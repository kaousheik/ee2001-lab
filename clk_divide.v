==> flow/design.v <==
`timescale 1ns / 1ps
module clk_divide(c,o,count,reset);
input c,reset;
output reg o;
output reg [24:0] count;
always @ (negedge c)
begin
if(reset)
 begin
  count <= 0;
  o<=0;
 end
 else begin
  if(count==25'd25000000)
  begin
   o <= ~o;
	count <=25'd0;
  end
  else
  begin  
  count <= count + 1;
  end
 end
end
endmodule
# Reports on clk_divide
# What the tools print for clk_divide, step after step.
# Line numbers count from 1 in the design file above.
# Operators: Yosys type, input widths -> output width; for muxes data width and select width s.
# Not given: n/a
# inputs
design	clk_divide
clock	c
library	sky130hd
pvt_corner	tt_025C_1v80

# Elaborated design
# Counts by Yosys on the flattened word-level netlist (proc, flatten, opt, wreduce; memories kept). Register bits leave out memories and registers merged into their read ports (data or address); mux counts leave out enables and synchronous resets folded into registers. Print and check cells are left out. Cells with the same type and inputs are merged into one.
# classes
add_sub_neg	1
eq_ne	1
shift	0
logic	1
n_mul	0
n_cmp	0
reduce_and_logical	1
mux	0
div	0
# op_table
op	count
$add 25x1->25 const B	1
$eq 25x25->1 const B	1
$reduce_or 2->1	1
$not 1->1	1
# bits
latchBits	0
romBits	0
word_cells	6
mem_count	0
input_bits	2
mem_bits_rw	0
clocked_rd_ports_x_width	0
register_bits	26

# Longest topological paths
# Longest topological path by Yosys (ltp), each cell counted once; first at word level (registers and memories cut), then after technology mapping (sequential cells cut; the memories' decode and read muxes count).
# logic_depth
ltp_word	2
ABC_AREA	0
ltp_mapped	7
mapped_depth_nobuf	6

# Netlist
# Yosys stat after the flow's synthesis: flattened, memories mapped to cells. It holds for the ABC_AREA given above (unset counts as 0); a run with the other value may have another netlist.
# The area totals of this step are shown rounded.
# by_type
cell_type	count	area_total_um2
sky130_fd_sc_hd__dfxtp_1	26	520.499
sky130_fd_sc_hd__xnor2_1	8	70.067
sky130_fd_sc_hd__nor2_1	17	63.811
sky130_fd_sc_hd__a21oi_1	12	60.058
sky130_fd_sc_hd__or3_1	9	56.304
sky130_fd_sc_hd__nand3_1	9	45.043
sky130_fd_sc_hd__o21ai_0	9	45.043
sky130_fd_sc_hd__or4_1	5	37.536
sky130_fd_sc_hd__xor2_1	4	35.034
sky130_fd_sc_hd__nand2_1	8	30.029
sky130_fd_sc_hd__inv_1	7	26.275
sky130_fd_sc_hd__ha_1	2	25.024
sky130_fd_sc_hd__nand4_2	2	25.024
sky130_fd_sc_hd__o31ai_1	3	22.522
sky130_fd_sc_hd__nand4_1	3	18.768
sky130_fd_sc_hd__nor4_1	3	18.768
sky130_fd_sc_hd__nor4b_1	2	17.517
sky130_fd_sc_hd__and2_1	2	12.512
# Not listed: further types 10, cells in them 13.
# mapped
stdcells	144
seq_area_mm2	0.0005205
yosys_area_mm2	0.001222
ffs	26

# Module clk_divide, platform sky130hd: 2 stored runs of the flow (Yosys, OpenROAD) with differing settings, in no particular order. Input and output delays are each 20% of the period that was set; the output load is 0.01 pF.
# Settings: . = not set for that run.
name,entry A,entry B
period_ns,2.55,1.68
CORE_UTILIZATION,71,63
CAP_MARGIN,20,20
CORE_MARGIN,2,2
SLEW_MARGIN,20,20
PLACE_DENSITY_LB_ADDON,.,0.3
CORE_ASPECT_RATIO,.,1.66
CELL_PAD_IN_SITES_GLOBAL_PLACEMENT,.,2
ABC_AREA,.,0
GPL_TIMING_DRIVEN,.,1
GPL_ROUTABILITY_DRIVEN,.,0
CTS_CLUSTER_SIZE,.,64
# Entry A: incomplete, placement halted on GPL-0301
# Entry B: incomplete, placement halted on FLW-0024
